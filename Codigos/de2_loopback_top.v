==> flow/design.v <==
module crc8 (
    input        clk,
    input        reset,
    input  [7:0] data,
    input        data_valid,
    output reg [7:0] crc,
    output reg       crc_ready
);
    function [7:0] crc8_byte;
        input [7:0] din;
        integer i;
        reg [7:0] c;
        begin
            c = 8'h00;
            for (i = 0; i < 8; i = i + 1) begin
                if ((c[7] ^ din[7-i]) == 1'b1)
                    c = {c[6:0], 1'b0} ^ 8'h07;
                else
                    c = {c[6:0], 1'b0};
            end
            crc8_byte = c;
        end
    endfunction
    always @(posedge clk or posedge reset) begin
        if (reset) begin
            crc       <= 8'h00;
            crc_ready <= 1'b0;
        end else begin
            crc_ready <= 1'b0;
            if (data_valid) begin
                crc       <= crc8_byte(data);
                crc_ready <= 1'b1;
            end
        end
    end
endmodule
module de2_loopback_top (
    input         CLOCK_50,
    input  [3:0]  KEY,
    input  [17:0] SW,
    output [17:0] LEDR,
    output [7:0]  LEDG,
    output [6:0]  HEX0,
    output [6:0]  HEX1,
    output [6:0]  HEX2,
    output [6:0]  HEX3,
    output [6:0]  HEX4,
    output [6:0]  HEX5,
	 output [6:0]  HEX6,
    output [6:0]  HEX7
);
    wire clk   = CLOCK_50;
    wire reset = ~KEY[0];  
    reg btn_ff1, btn_ff2;
    always @(posedge clk or posedge reset) begin
        if (reset) begin
            btn_ff1 <= 1'b0;
            btn_ff2 <= 1'b0;
        end else begin
            btn_ff1 <= ~KEY[1];
            btn_ff2 <= btn_ff1;
        end
    end
    wire btn_rise = btn_ff1 & ~btn_ff2;
    wire [7:0] user_data = SW[7:0];
    wire tx, tx_busy;
    reg [7:0] tx_data;
    wire tx_start = btn_rise & ~tx_busy; 
    always @(posedge clk or posedge reset) begin
        if (reset) tx_data <= 8'h00;
        else       tx_data <= user_data;
    end
    uart_tx #(.CLK_FREQ(50_000_000), .BAUD_RATE(115200)) UTX (
        .clk(clk), .reset(reset),
        .tx_start(tx_start),
        .tx_data(tx_data),
        .tx(tx), .tx_busy(tx_busy)
    );
    wire rx = tx;
    wire [7:0] rx_data;
    wire       rx_valid, rx_error;
    uart_rx #(.CLK_FREQ(50_000_000), .BAUD_RATE(115200)) URX (
        .clk(clk), .reset(reset),
        .rx(rx),
        .rx_data(rx_data),
        .rx_valid(rx_valid),
        .rx_error(rx_error)
    );
    wire [7:0] crc_value;
    wire       crc_ready;
    crc8 UCRC (
        .clk(clk), .reset(reset),
        .data(rx_data),
        .data_valid(rx_valid),
        .crc(crc_value), .crc_ready(crc_ready)
    );
    reg [7:0] last_rx;
    reg [7:0] last_crc;
    reg       ok_latch;
    always @(posedge clk or posedge reset) begin
        if (reset) begin
            last_rx  <= 8'h00;
            last_crc <= 8'h00;
            ok_latch <= 1'b0;
        end else begin
            if (tx_start) ok_latch <= 1'b0; 
            if (rx_valid) begin
                last_rx <= rx_data;
                last_crc<= crc_value;  
                if (!rx_error) ok_latch <= 1'b1;
            end
        end
    end
    assign LEDR[7:0]  = last_rx;
    assign LEDR[17:8] = 10'b0;
    assign LEDG[0] = rx_valid;
    assign LEDG[1] = tx_busy;
    assign LEDG[2] = rx_error;
    assign LEDG[7:3] = 5'b0;
    function [6:0] hex7;
        input [3:0] x;
        case (x)
            4'h0: hex7 = 7'b1000000;
            4'h1: hex7 = 7'b1111001;
            4'h2: hex7 = 7'b0100100;
            4'h3: hex7 = 7'b0110000;
            4'h4: hex7 = 7'b0011001;
            4'h5: hex7 = 7'b0010010;
            4'h6: hex7 = 7'b0000010;
            4'h7: hex7 = 7'b1111000;
            4'h8: hex7 = 7'b0000000;
            4'h9: hex7 = 7'b0010000;
            4'hA: hex7 = 7'b0001000;
            4'hB: hex7 = 7'b0000011;
            4'hC: hex7 = 7'b1000110;
            4'hD: hex7 = 7'b0100001;
            4'hE: hex7 = 7'b0000110;
            4'hF: hex7 = 7'b0001110;
        endcase
    endfunction
    function [6:0] glyph7;
        input [7:0] ch;
        case (ch)
            "O": glyph7 = 7'b1000000;  
            "k": glyph7 = 7'b1001000;
            default: glyph7 = 7'b1111111;  
        endcase
    endfunction
    assign HEX2 = hex7(last_rx[3:0]);
assign HEX6 = 7'b1111111;
assign HEX7 = 7'b1111111;
assign HEX0 = 7'b1111111;
assign HEX1 = 7'b1111111;
assign HEX3 = 7'b1111111;
    assign HEX5 = ok_latch ? glyph7("O") : 7'b1111111;  
    assign HEX4 = ok_latch ? glyph7("k") : 7'b1111111;  
endmodule
module uart_rx #(
    parameter CLK_FREQ  = 50_000_000,
    parameter BAUD_RATE = 115200
)(
    input        clk,
    input        reset,
    input        rx,            
    output reg [7:0] rx_data,   
    output reg       rx_valid,  
    output reg       rx_error   
);
    localparam BIT_TIME  = CLK_FREQ / BAUD_RATE;  
    localparam HALF_BIT  = BIT_TIME / 2;
    reg [3:0] state;
    reg [12:0] counter;
    reg [2:0] bit_idx;
    reg [7:0] shift_reg;
    localparam IDLE  = 0,
               START = 1,
               DATA  = 2,
               STOP  = 3;
    reg rx_ff1, rx_ff2;
    always @(posedge clk) begin
        rx_ff1 <= rx;
        rx_ff2 <= rx_ff1;
    end
    wire rx_s = rx_ff2;
    always @(posedge clk or posedge reset) begin
        if (reset) begin
            state    <= IDLE;
            counter  <= 0;
            bit_idx  <= 0;
            rx_valid <= 0;
            rx_error <= 0;
            rx_data  <= 8'h00;
            shift_reg<= 8'h00;
        end else begin
            case (state)
                IDLE: begin
                    rx_valid <= 0;
                    rx_error <= 0;
                    counter  <= 0;
                    if (rx_s == 1'b0) begin
                        state   <= START;
                        counter <= 0;
                    end
                end
                START: begin
                    if (counter == HALF_BIT-1) begin
                        if (rx_s == 1'b0) begin
                            state    <= DATA;
                            counter  <= 0;
                            bit_idx  <= 0;
                        end else state <= IDLE;  
                    end else counter <= counter + 1;
                end
                DATA: begin
                    if (counter == BIT_TIME-1) begin
                        counter   <= 0;
                        shift_reg <= {rx_s, shift_reg[7:1]};
                        if (bit_idx == 7) begin
                            state   <= STOP;
                        end
                        bit_idx <= bit_idx + 1;
                    end else counter <= counter + 1;
                end
                STOP: begin
                    if (counter == BIT_TIME-1) begin
                        counter  <= 0;
                        state    <= IDLE;
                        if (rx_s == 1'b1) begin
                            rx_data  <= shift_reg;
                            rx_valid <= 1'b1;
                            rx_error <= 0;
                        end else begin
                            rx_valid <= 0;
                            rx_error <= 1'b1;
                        end
                    end else counter <= counter + 1;
                end
                default: state <= IDLE;
            endcase
        end
    end
endmodule
module uart_tx #(
    parameter CLK_FREQ  = 50_000_000,
    parameter BAUD_RATE = 115200
)(
    input        clk,
    input        reset,
    input        tx_start,      
    input  [7:0] tx_data,       
    output reg   tx,            
    output reg   tx_busy        
);
    localparam BIT_TIME = CLK_FREQ / BAUD_RATE;  
    reg [3:0] state;
    reg [12:0] counter;
    reg [2:0] bit_idx;
    reg [7:0] shift_reg;
    localparam IDLE  = 0,
               START = 1,
               DATA  = 2,
               STOP  = 3;
    always @(posedge clk or posedge reset) begin
        if (reset) begin
            tx        <= 1'b1;   
            tx_busy   <= 1'b0;
            state     <= IDLE;
            counter   <= 0;
            bit_idx   <= 0;
            shift_reg <= 8'h00;
        end else begin
            case (state)
                IDLE: begin
                    tx      <= 1'b1;
                    tx_busy <= 1'b0;
                    counter <= 0;
                    if (tx_start) begin
                        tx_busy   <= 1'b1;
                        shift_reg <= tx_data;
                        tx        <= 1'b0;  
                        state     <= START;
                        counter   <= 0;
                    end
                end
                START: begin
                    if (counter == BIT_TIME-1) begin
                        counter <= 0;
                        tx      <= shift_reg[0];
                        state   <= DATA;
                        bit_idx <= 0;
                    end else counter <= counter + 1;
                end
                DATA: begin
                    if (counter == BIT_TIME-1) begin
                        counter   <= 0;
                        bit_idx   <= bit_idx + 1;
                        shift_reg <= {1'b0, shift_reg[7:1]};  
                        if (bit_idx == 7) begin
                            tx    <= 1'b1;  
                            state <= STOP;
                        end else begin
                            tx    <= shift_reg[1];
                        end
                    end else counter <= counter + 1;
                end
                STOP: begin
                    if (counter == BIT_TIME-1) begin
                        counter <= 0;
                        state   <= IDLE;
                    end else counter <= counter + 1;
                end
                default: state <= IDLE;
            endcase
        end
    end
endmodule
# Step by step through the tools: de2_loopback_top

The steps from the RTL of de2_loopback_top to its reports follow in flow order.
Lines are those of the file above, counted from 1.
Operators: Yosys type, input widths -> output width; for muxes data width and select width s.
A cell with n/a has no value.

Design top: de2_loopback_top
Clock input: CLOCK_50
Library: sky130hd
Library corner: tt_025C_1v80

# Word-level counts

Yosys after proc, flatten, opt, wreduce and memory -nomap, before mapping. Memory bits, and registers merged into a memory's read port (data or address), are not among the register bits. Print and check cells are not counted. Equal cells are merged and count once.
Yosys's memory passes give these memory sizes; they may raise the number of words (mostly to a power of two), join words into wider ones and drop unused or constant bits.

Bitwise operators: 5
Reductions and logical operators: 21
Eq/ne operators: 23
Muxes and demuxes: 46
Add/subtract/negate cells: 4

Operators with widths:

| kind                  | number |
| $mux 13               | 4 |
| $mux 4                | 10 |
| $pmux 13 s3           | 1 |
| $pmux 4 s4            | 2 |
| $add 13x1->13 const B | 2 |
| $eq 13x9->1 const B   | 2 |
| $pmux 13 s2           | 1 |
| $ne 2x1->1 const B    | 8 |
| $eq 4x2->1 const B    | 4 |
| $pmux 8 s2            | 1 |
| $mux 8                | 2 |
| $mux 3                | 5 |
| $eq 13x8->1 const B   | 1 |
| $reduce_and 3->1      | 4 |
| $mux 1                | 12 |
| $pmux 3 s2            | 2 |
| $mux 6                | 2 |
| $reduce_and 5->1      | 2 |
| $reduce_bool 2->1     | 4 |
| $eq 4x1->1 const B    | 2 |
| $logic_not 4->1       | 2 |
| $reduce_bool 4->1     | 2 |
| $ne 2x2->1 const B    | 3 |
| $reduce_and 2->1      | 3 |
| $add 3x1->3 const B   | 2 |
| $eq 3x3->1 const B    | 2 |
| $reduce_and 4->1      | 1 |
| $pmux 1 s2            | 2 |

Not listed: further kinds 8, cells in them 11.

Flip-flop bits (word level): 89
Bits in read-only memories: 112
Output and inout bits: 82
Memories: 1
Cells after elaboration: 120

Memory list:

| name            | depth | bits a word | read ports | write ports | line | text |
| (no name shown) | 16    | 7           | 1          | 0           | 122  | `case (x)` |

# Logic depth

Depth = most cells in a row (Yosys ltp): at word level without a register or memory, in the mapped netlist without a sequential cell, where the memories' decode and read muxes count.

Depth in word-level cells: 6
ABC_AREA: 0
Mapped depth: 9
Depth with buffers taken out: 7

# After synthesis

Yosys stat after the flow's synthesis: flattened, memories mapped to cells. It holds for the ABC_AREA given above (unset counts as 0); a run with the other value may have another netlist.
Totals and module areas in this step are rounded.

Area of sequential cells: 2221 um^2
Flip-flops: 89
Mapped area: 4781 um^2
Cell count: 484

Cell types:

| cell                      | number |
| sky130_fd_sc_hd__dfrtp_1  | 84 |
| sky130_fd_sc_hd__buf_4    | 66 |
| sky130_fd_sc_hd__ha_1     | 15 |
| sky130_fd_sc_hd__o21ai_0  | 35 |
| sky130_fd_sc_hd__mux2_2   | 15 |
| sky130_fd_sc_hd__nand2_1  | 45 |
| sky130_fd_sc_hd__a21oi_1  | 27 |
| sky130_fd_sc_hd__nor2_1   | 35 |
| sky130_fd_sc_hd__mux2_4   | 7 |
| sky130_fd_sc_hd__mux2i_1  | 9 |
| sky130_fd_sc_hd__dfstp_2  | 3 |
| sky130_fd_sc_hd__nand3_1  | 15 |
| sky130_fd_sc_hd__inv_1    | 19 |
| sky130_fd_sc_hd__a31oi_1  | 8 |
| sky130_fd_sc_hd__clkbuf_1 | 13 |
| sky130_fd_sc_hd__dfxtp_1  | 2 |
| sky130_fd_sc_hd__a22o_1   | 4 |
| sky130_fd_sc_hd__nor3_1   | 7 |

Other cell types: 40; their cells: 75.
The figures by module come from a second, unflattened synthesis with its own total; it is not the netlist above.

Cell total of the unflattened synthesis: 466
Area (unflattened synthesis): 5015 um^2

Rows give one instance, submodules left out.

By module:

| module           | instances | area (um^2) | sequential area (um^2) | cells |
| uart_rx          | 1         | 2092        | 992.2                  | 180 |
| uart_tx          | 1         | 1559        | 753.2                  | 144 |
| de2_loopback_top | 1         | 1364        | 475.5                  | 142 |

# Worst setup path after synthesis

Source: OpenSTA report_checks on the synthesized netlist (no wires, ideal clock, input and output delay 20% of the period each), path of least setup slack; recovery checks are left aside. Register names are those of the netlist, which keeps one name where synthesis merged equal registers.

Path kind: register to output
Start: reg last_rx[1]
End: out HEX2[0]
Output delay: 968 ps
Data arrival time: 1424 ps
Setup slack: 2448 ps
Path delay: 1424 ps
Period: 4840 ps
Stages on the path: 6
Synthesis period reached: 2392 ps

"path delay" is the arrival time less input delay plus setup time.
At an output port there is no setup time.
"stages on the path" counts driving pins, that of a launching flip-flop among them; a cell with two outputs on the path counts twice.
"synthesis period reached" = period - worst setup slack (recovery checks aside). The figure is calculated, with input and output delays left at 20% of the set period.
The rows between start and end are the longest chain of elaborated cells between them; the timing report does not say that the signal goes this way. Where chains are equally long, one stands for them.
A line is the first line of the expression or statement that the cell stems from. Yosys adds cells for indexed reads and writes and turns some case tables into memories.
A memory read counts as a cell of the chain, while the word-level depth stops at memories.

Cell sequence: sky130_fd_sc_hd__dfrtp_1 sky130_fd_sc_hd__inv_1 sky130_fd_sc_hd__ha_1 sky130_fd_sc_hd__nor2b_1 sky130_fd_sc_hd__or3b_2 sky130_fd_sc_hd__o21ai_0
Cells in the longest elaborated chain: 1
Elaborated cells between the ends (all ways): 1
RTL lines with such cells: 1
Classes of those cells: memory (1)

Ends and longest elaborated chain, after synthesis:

| item            | line | text |
| start, declared | 97   | `reg [7:0] last_rx;` |
| start, assigned | 102  | `last_rx  <= 8'h00;` |
| start, assigned | 108  | `last_rx <= rx_data;` |
| $mem_v2 16x7    | 122  | `case (x)` |
| end, declared   | 45   | `output [6:0]  HEX2,` |

# Path in the finished layout

From the final timing report of flow run 2: the path of least setup slack in the routed layout; clock arrival at registers is part of the times.
The path's times are printed in steps of 10 ps; the period is the one set.

Path kind: register to output
Start: reg last_rx[0]
End: out HEX2[0]
Output delay: 610 ps
Data arrival time: 2300 ps
Period: 3040 ps
Setup slack: 140 ps
Stages on the path: 7

The rows between start and end are the longest chain of elaborated cells between them; the timing report does not say that the signal goes this way. Where chains are equally long, one stands for them.
A memory read counts as a cell of the chain, while the word-level depth stops at memories.

Cell sequence: sky130_fd_sc_hd__dfrtp_1 sky130_fd_sc_hd__inv_1 sky130_fd_sc_hd__ha_1 sky130_fd_sc_hd__nor2_1 sky130_fd_sc_hd__or3b_2 sky130_fd_sc_hd__o21ai_0 sky130_fd_sc_hd__clkdlybuf4s50_1
Cells in the longest elaborated chain: 1
Elaborated cells between the ends (all ways): 1
RTL lines with such cells: 1
Classes of those cells: memory (1)

Ends and longest elaborated chain, after layout:

| item            | line | text |
| start, declared | 97   | `reg [7:0] last_rx;` |
| start, assigned | 102  | `last_rx  <= 8'h00;` |
| start, assigned | 108  | `last_rx <= rx_data;` |
| $mem_v2 16x7    | 122  | `case (x)` |
| end, declared   | 45   | `output [6:0]  HEX2,` |

FLOW RESULTS
============

Module de2_loopback_top, platform sky130hd: 2 stored runs of the flow (Yosys, OpenROAD) with differing settings, in no particular order. Input and output delays are each 20% of the period that was set; the output load is 0.01 pF.
"achieved period": clock period set for the run, less the worst setup slack. It is reckoned from that one timing run; input and output delays stay at 20% of the period that was set.
"overall power": no workload was simulated; the value follows from the tool's default switching activity.
The results are shown rounded.
Among the settings, . means not set for that run.
A result given as . is not shown for that run.

| setting or result                       | flow run 1 | flow run 2 |
| period_ns                               | 3.56       | 3.04       |
| CORE_UTILIZATION                        | 63         | 40         |
| PLACE_DENSITY                           | 0.92       | .          |
| CELL_PAD_IN_SITES_GLOBAL_PLACEMENT      | 2          | .          |
| GPL_ROUTABILITY_DRIVEN                  | 0          | .          |
| CTS_CLUSTER_SIZE                        | 10         | .          |
| CAP_MARGIN                              | 20         | 20         |
| SLEW_MARGIN                             | 15         | 20         |
| MIN_ROUTING_LAYER                       | met2       | .          |
| CORE_MARGIN                             | 2          | 2          |
| die footprint (um^2)                    | .          | 12840      |
| worst setup slack after layout (ps)     | .          | 136        |
| post-synthesis cell area (um^2)         | .          | 4781       |
| overall power (mW)                      | .          | 2.305      |
| achieved period (ps)                    | .          | 2904       |
| standard-cell area after routing (um^2) | .          | 5313       |

Flow run 1: did not finish, placement stopped with GPL-0301
